==> flow/design.v <==
`timescale 1ns / 1ps
module UART(
    input wire rx,
    input wire clock,
    input wire reset,
    output wire tx,
    output wire reset_status
    );
    wire [7:0] data_in;
    wire [7:0] mod_data;
    wire status;
    assign reset_status = reset;
    assign mod_data = data_in + 1;
    UART_RX in0(rx,clock,reset,data_in,status);
    UART_TX out0(mod_data[7:0],clock,reset,status,tx);
endmodule
`timescale 1ns / 1ps
module UART_RX(
    input wire data_in,
    input wire clock,
    input wire reset,
    output reg [7:0] data_out,
    output reg rx_sent
    );
    reg [10:0] count;  
    reg [7:0] idx;
    reg [1:0] sum;
    reg [3:0] cou;
    reg status;
    reg flag=0;
    reg last;
    always @(posedge clock) begin
        if(count == 651) begin
            count <= 0;
        end else begin
            count <= count + 1;
        end
    end
    always @(posedge clock) begin
        if(reset) begin
            data_out <= 0;
            idx <= 0;
            status <= 0;
            rx_sent <= 0;
            flag <= 0;
        end else begin
            if(status == 0) begin
                rx_sent <= 0;
                if(count == 0) begin
                    last <= data_in;
                    if(last == 0 && flag == 0) begin
                        flag <= 1;
                        idx <= 0;
                        cou <= 0;
                    end
                    if(flag == 1) begin
                        idx <= idx + 1;
                        cou <= cou + data_in;
                        if(idx == 15) begin
                            flag <= 0;
                            idx <= 0;
                            cou <= 0;
                            if(cou < 8) begin
                                status <= 1;
                            end
                        end
                    end
                end
            end else begin
                if(count == 0) begin
                    idx <= idx + 1;
                    case (idx)
                        8'b00000110 : begin sum <= sum + data_in; end 
                        8'b00001000 : begin sum <= sum + data_in; end 
                        8'b00001010 : begin sum <= 0; if(sum + data_in < 2) begin data_out[0] <= 0; end else begin data_out[0] <= 1; end end 
                        8'b00010110 : begin sum <= sum + data_in; end 
                        8'b00011000 : begin sum <= sum + data_in; end 
                        8'b00011010 : begin sum <= 0; if(sum + data_in < 2) begin data_out[1] <= 0; end else begin data_out[1] <= 1; end end
                        8'b00100110 : begin sum <= sum + data_in; end 
                        8'b00101000 : begin sum <= sum + data_in; end 
                        8'b00101010 : begin sum <= 0; if(sum + data_in < 2) begin data_out[2] <= 0; end else begin data_out[2] <= 1; end end
                        8'b00110110 : begin sum <= sum + data_in; end 
                        8'b00111000 : begin sum <= sum + data_in; end 
                        8'b00111010 : begin sum <= 0; if(sum + data_in < 2) begin data_out[3] <= 0; end else begin data_out[3] <= 1; end end
                        8'b01000110 : begin sum <= sum + data_in; end 
                        8'b01001000 : begin sum <= sum + data_in; end 
                        8'b01001010 : begin sum <= 0; if(sum + data_in < 2) begin data_out[4] <= 0; end else begin data_out[4] <= 1; end end
                        8'b01010110 : begin sum <= sum + data_in; end 
                        8'b01011000 : begin sum <= sum + data_in; end 
                        8'b01011010 : begin sum <= 0; if(sum + data_in < 2) begin data_out[5] <= 0; end else begin data_out[5] <= 1; end end
                        8'b01100110 : begin sum <= sum + data_in; end 
                        8'b01101000 : begin sum <= sum + data_in; end 
                        8'b01101010 : begin sum <= 0; if(sum + data_in < 2) begin data_out[6] <= 0; end else begin data_out[6] <= 1; end end
                        8'b01110110 : begin sum <= sum + data_in; end 
                        8'b01111000 : begin sum <= sum + data_in; end 
                        8'b01111010 : begin sum <= 0; if(sum + data_in < 2) begin data_out[7] <= 0; end else begin data_out[7] <= 1; end end
                        8'b10000000 : begin 
                            idx <= 0;
                            status <= 0; 
                            rx_sent <= 1;
                        end
                    endcase
                end
            end
        end
    end
endmodule
`timescale 1ns / 1ps
module UART_TX(
    input wire [7:0] data_in,
    input wire clock,
    input wire reset,
    input wire tx_sent,
    output reg data_out
    );
    reg tx_ready;
    reg [10:0] count;  
    reg [7:0] idx;
    reg [7:0] data;
    always @(posedge clock) begin
        if(count == 651) begin
            count <= 0;
        end else begin
            count <= count + 1;
        end
    end
    always @(posedge clock) begin
        if(reset) begin
            tx_ready <= 1;
            data_out <= 1;
            idx <= 0;
        end else begin
            if(tx_sent) begin
                tx_ready <= 0;
                idx <= 0;
                data <= data_in;
            end
            if(tx_ready == 0 && count == 0) begin
                idx <= idx + 1;
                case (idx)
                    8'b00000000 : begin data_out <= 0; end
                    8'b00010000 : begin data_out <= data[0]; end
                    8'b00100000 : begin data_out <= data[1]; end
                    8'b00110000 : begin data_out <= data[2]; end
                    8'b01000000 : begin data_out <= data[3]; end
                    8'b01010000 : begin data_out <= data[4]; end
                    8'b01100000 : begin data_out <= data[5]; end
                    8'b01110000 : begin data_out <= data[6]; end
                    8'b10000000 : begin data_out <= data[7]; end
                    8'b10010000 : begin data_out <= 1; tx_ready <= 1; end
                endcase
            end
        end
    end
endmodule
# Tool chain data of UART
# The steps from the RTL of UART to its reports follow in flow order.
# Lines are those of the file above, counted from 1.
# Cell names lack the library's common part.
setup:
  top: "UART"
  clock_port: "clock"
  library: "sky130hd"
  pvt_corner: "tt_025C_1v80"

# Word level
# Yosys after proc, flatten, opt, wreduce and memory -nomap, before mapping. Memory bits, and registers merged into a memory's read port (data or address), are not among the register bits. Print and check cells are not counted.
word_totals:
  ff_bits: 66
  inputBits: 3
  word_cells: 130
classes:
  addsub: 8
  n_cmp: 2
  equal: 37
  n_mux: 28
  bitwise: 5
  reduce_logical: 29
ops:
  columns: ["operator", "count"]
  rows:
  - ["equality test 8 x 7 -> 1 bit with constant B", 16]
  - ["2-to-1 mux 8 bit", 9]
  - ["equality test 8 x 6 -> 1 bit with constant B", 8]
  - ["< comparator 32 x 2 -> 1 bit with constant B", 1]
  - ["equality test 8 x 5 -> 1 bit with constant B", 4]
  - ["AND reduction 3 bit", 9]
  - ["adder 8 x 1 -> 8 bit with constant B", 3]
  - ["equality test 8 x 4 -> 1 bit with constant B", 3]
  - ["equality test 8 bit with constant B", 3]
  - ["adder 11 x 1 -> 11 bit with constant B", 2]
  - ["equality test 11 x 10 -> 1 bit with constant B", 2]
  - ["zero test 11 bit", 2]
  - ["OR reduction 16 bit", 1]
  - ["2-to-1 mux 1 bit", 14]
  - ["2-to-1 mux 4 bit", 3]
  - ["nonzero test 10 bit", 1]
  - ["AND reduction 2 bit", 5]
  - ["case mux 1 bit (select 10 bit)", 1]
  - ["AND reduction 4 bit", 2]
  - ["equality test 8 x 3 -> 1 bit with constant B", 1]
  - ["zero test 8 bit", 1]
  - ["OR reduction 8 bit", 1]
  - ["nonzero test 2 bit", 3]
  - ["NOT 1 bit", 5]
  - ["adder 4 x 1 -> 4 bit", 1]
  - ["< comparator 4 bit with constant B", 1]
  - ["case mux 2 bit (select 2 bit)", 1]
  - ["adder 2 x 1 -> 3 bit", 1]
# Other operator kinds: 4; their cells: 5.

# Logic depth
# Depth = most cells in a row (Yosys ltp): at word level without a register or memory, in the mapped netlist without a sequential cell, where the memories' decode and read muxes count.
logic_depth:
  ltp_word: 6
  abc_area: 0
  mapped_depth: 8
  ltp_nobuf: 6

# Netlist
# The flow's flattened synthesis, as Yosys stat reports it; memories are mapped. The netlist is that of the ABC_AREA named above (0 if unset); the other value can give another one.
by_type:
  columns: ["cell", "count", "area_total_um2"]
  rows:
  - ["dfxtp_1", 51, 1.02E+03]
  - ["edfxtp_1", 15, 450.432]
  - ["ha_1", 14, 175.168]
  - ["nand2_1", 37, 138.883]
  - ["xnor2_1", 13, 113.859]
  - ["xor2_1", 13, 113.859]
  - ["nand4_1", 18, 112.608]
  - ["nor2_1", 29, 108.854]
  - ["nand3_1", 21, 105.101]
  - ["a21oi_1", 19, 95.091]
  - ["or3_1", 12, 75.072]
  - ["inv_1", 17, 63.811]
  - ["o21ai_0", 11, 55.053]
  - ["a31oi_1", 8, 50.048]
  - ["nor3_1", 10, 50.048]
  - ["nor4_4", 2, 42.541]
  - ["and3_1", 6, 37.536]
  - ["clkbuf_1", 10, 37.536]
# Other cell types: 39; their cells: 73.
synth_totals:
  mapped_cells: 379
  yosys_area_um2: 3428.3
  ffs: 66
  n_buf: 19
# By module: a second synthesis without flattening, with its own total; a netlist apart from the flattened one above.
unflattened:
  hier_cells: 358
  area_unflattened_um2: 3447.1
# Each row is one instance without its submodules.
modules:
  columns: ["mod", "n_inst", "n_cells", "mod_area_um2"]
  rows:
  - ["UART_RX", 1, 208, 1961.9]
  - ["UART_TX", 1, 133, 1361.3]
  - ["UART", 1, 17, 123.9]

# Path before layout
# OpenSTA on the mapped netlist: ideal clock, no wires. The path of least setup slack (recovery checks aside). Input and output delay are each 20% of the period. Register names are those of the netlist, which keeps one name where synthesis merged equal registers.
synth_timing:
  path_kind: "reg-to-reg"
  startpoint: "register in0.count[0]"
  endpoint: "register in0.cou[0]"
  period_ns: 3.16
  setup_ns: 0.365
  arrival_time_ns: 1.648
  required_ns: 2.795
  setup_slack_ns: 1.147
  delay_ns: 2.013
  driving_pins: 8
  synth_period_reached_ns: 2.013
# "delay_ns" is the arrival time less input delay plus setup time.
# "driving_pins" counts driving pins, that of a launching flip-flop among them; a cell with two outputs on the path counts twice.
# "synth_period_reached_ns" is the clock period less the worst setup slack; recovery checks do not enter. This is arithmetic on one report: input and output delays are still those of the set period (20% each).
# The rows between start and end are the longest chain of elaborated cells between them; the timing report does not say that the signal goes this way. Where chains are equally long, one stands for them.
# Each line given opens the expression or statement behind the cell; cells for indexed reads and writes are added by Yosys, which also makes memories of some case tables.
# At most two assigning lines are given for a register; there are more.
synth_via:
  path_cell_list: "dfxtp_1 inv_1 ha_1 nor4b_2 nand3_1 buf_2 nor3_1 a21boi_0"
  elab_chain_cells: 2
synth_rtl:
  columns: ["element", "line_no", "text"]
  rows:
  - ["start, declared", 25, "reg [10:0] count;"]
  - ["start, assigned", 34, "count <= 0;"]
  - ["start, assigned", 36, "count <= count + 1;"]
  - ["zero test 11 bit", 49, "if(count == 0) begin"]
  - ["AND reduction 4 bit", null, null]
  - ["end, assigned", 54, "cou <= 0;"]
  - ["end, assigned", 58, "cou <= cou + data_in;"]
  - ["end, declared", 28, "reg [3:0] cou;"]

# Timing after layout
# Path of least setup slack in the final report of entry A (OpenROAD, finished layout, wires in). Where an end is a register, its clock arrival counts in the times.
layout_timing:
  path_kind: "reg-to-reg"
  startpoint: "register in0.count[1]"
  endpoint: "register in0.data_out[7]"
  period_ns: 1.34
  setup_ns: 0.06
  arrival_time_ns: 2.05
  required_ns: 1.61
  setup_slack_ns: -0.44
  driving_pins: 8
# The rows between start and end are the longest chain of elaborated cells between them; the timing report does not say that the signal goes this way. Where chains are equally long, one stands for them.
layout_via:
  path_cell_list: "dfxtp_2 inv_2 ha_4 nor4b_4 nand3_2 buf_6 or4_1 a21oi_1"
  elab_chain_cells: 2
layout_rtl:
  columns: ["element", "line_no", "text"]
  rows:
  - ["start, declared", 25, "reg [10:0] count;"]
  - ["start, assigned", 34, "count <= 0;"]
  - ["start, assigned", 36, "count <= count + 1;"]
  - ["zero test 11 bit", 70, "if(count == 0) begin"]
  - ["AND reduction 3 bit", null, null]
  - ["end, assigned", 41, "data_out <= 0;"]
  - ["end, assigned", 96, "8'b01111010 : begin sum <= 0; if(sum + data_in < 2) begin data_out[7] <= 0; end else begin data_out[7] <= 1; e ..."]
  - ["end, declared", 22, "output reg [7:0] data_out,"]

Record of 2 stored runs of the RTL-to-layout flow on UART, platform sky130hd. The runs are unordered. Constraints: input delay and output delay 20% of the set period each, output load 0.01 pF.
"period_less_ws_ns" is the run's clock period less its worst setup slack. It is reckoned from that one timing run; input and output delays stay at 20% of the period that was set.
"power.total_uw": no workload was simulated; the value follows from the tool's default switching activity.

--- entry A ---
==> flow/run.sh <==
#!/bin/bash
# the make line also repeats the synthesis and layout settings of config.mk as NAME=value (left out here)
make -C /OpenROAD-flow-scripts/flow DESIGN_CONFIG=/design/flow/config.mk WORK_HOME=/design/flow/orfs CLKGATE_MAP_FILE= finish
==> flow/config.mk <==
export PLATFORM = sky130hd
export DESIGN_NAME = UART
export DESIGN_NICKNAME = UART
export VERILOG_FILES = /design/flow/design.v
export SDC_FILE = /design/flow/constraint.sdc
export NUM_CORES = 4
export LEC_CHECK = 0
export CAP_MARGIN = 20
export CORE_MARGIN = 2
export CORE_UTILIZATION = 40
export SLEW_MARGIN = 20
==> flow/constraint.sdc <==
create_clock -name core_clock -period 1.34 [get_ports {clock}]
set_input_delay 0.2680 -clock core_clock [delete_from_list [all_inputs] [get_ports {clock}]]
set_output_delay 0.2680 -clock core_clock [all_outputs]
set_load 0.01 [all_outputs]

==> results, as YAML <==
results:
  total_negative_slack_ns: -11.866
  die_footprint_um2: 9327.7
  fin_util_frac: 0.636
  final_hold_ws_ns: 0.397
  power.total_uw: 4232
  period_less_ws_ns: 1.780
  synth_chip_area_um2: 3428.3
  setup_worst_slack_ns: -0.440

--- entry B ---
==> flow/run.sh <==
#!/bin/bash
# the make line also repeats the synthesis and layout settings of config.mk as NAME=value (left out here)
make -C /OpenROAD-flow-scripts/flow DESIGN_CONFIG=/design/flow/config.mk WORK_HOME=/design/flow/orfs CLKGATE_MAP_FILE= finish
==> flow/config.mk <==
export PLATFORM = sky130hd
export DESIGN_NAME = UART
export DESIGN_NICKNAME = UART
export VERILOG_FILES = /design/flow/design.v
export SDC_FILE = /design/flow/constraint.sdc
export NUM_CORES = 4
export LEC_CHECK = 0
export ABC_AREA = 1
export CAP_MARGIN = 20
export CELL_PAD_IN_SITES_DETAIL_PLACEMENT = 2
export CORE_MARGIN = 3
export CORE_UTILIZATION = 17
export MIN_ROUTING_LAYER = met2
export SETUP_SLACK_MARGIN = 0.6
export SLEW_MARGIN = 20
export TNS_END_PERCENT = 90
==> flow/constraint.sdc <==
create_clock -name core_clock -period 2.76 [get_ports {clock}]
set_input_delay 0.5520 -clock core_clock [delete_from_list [all_inputs] [get_ports {clock}]]
set_output_delay 0.5520 -clock core_clock [all_outputs]
set_load 0.01 [all_outputs]

==> results, as YAML <==
results:
  total_negative_slack_ns: 0.000
  die_footprint_um2: 22749.7
  fin_util_frac: 0.207
  final_hold_ws_ns: 0.475
  power.total_uw: 2176
  period_less_ws_ns: 2.021
  synth_chip_area_um2: 3565.9
  setup_worst_slack_ns: 0.739
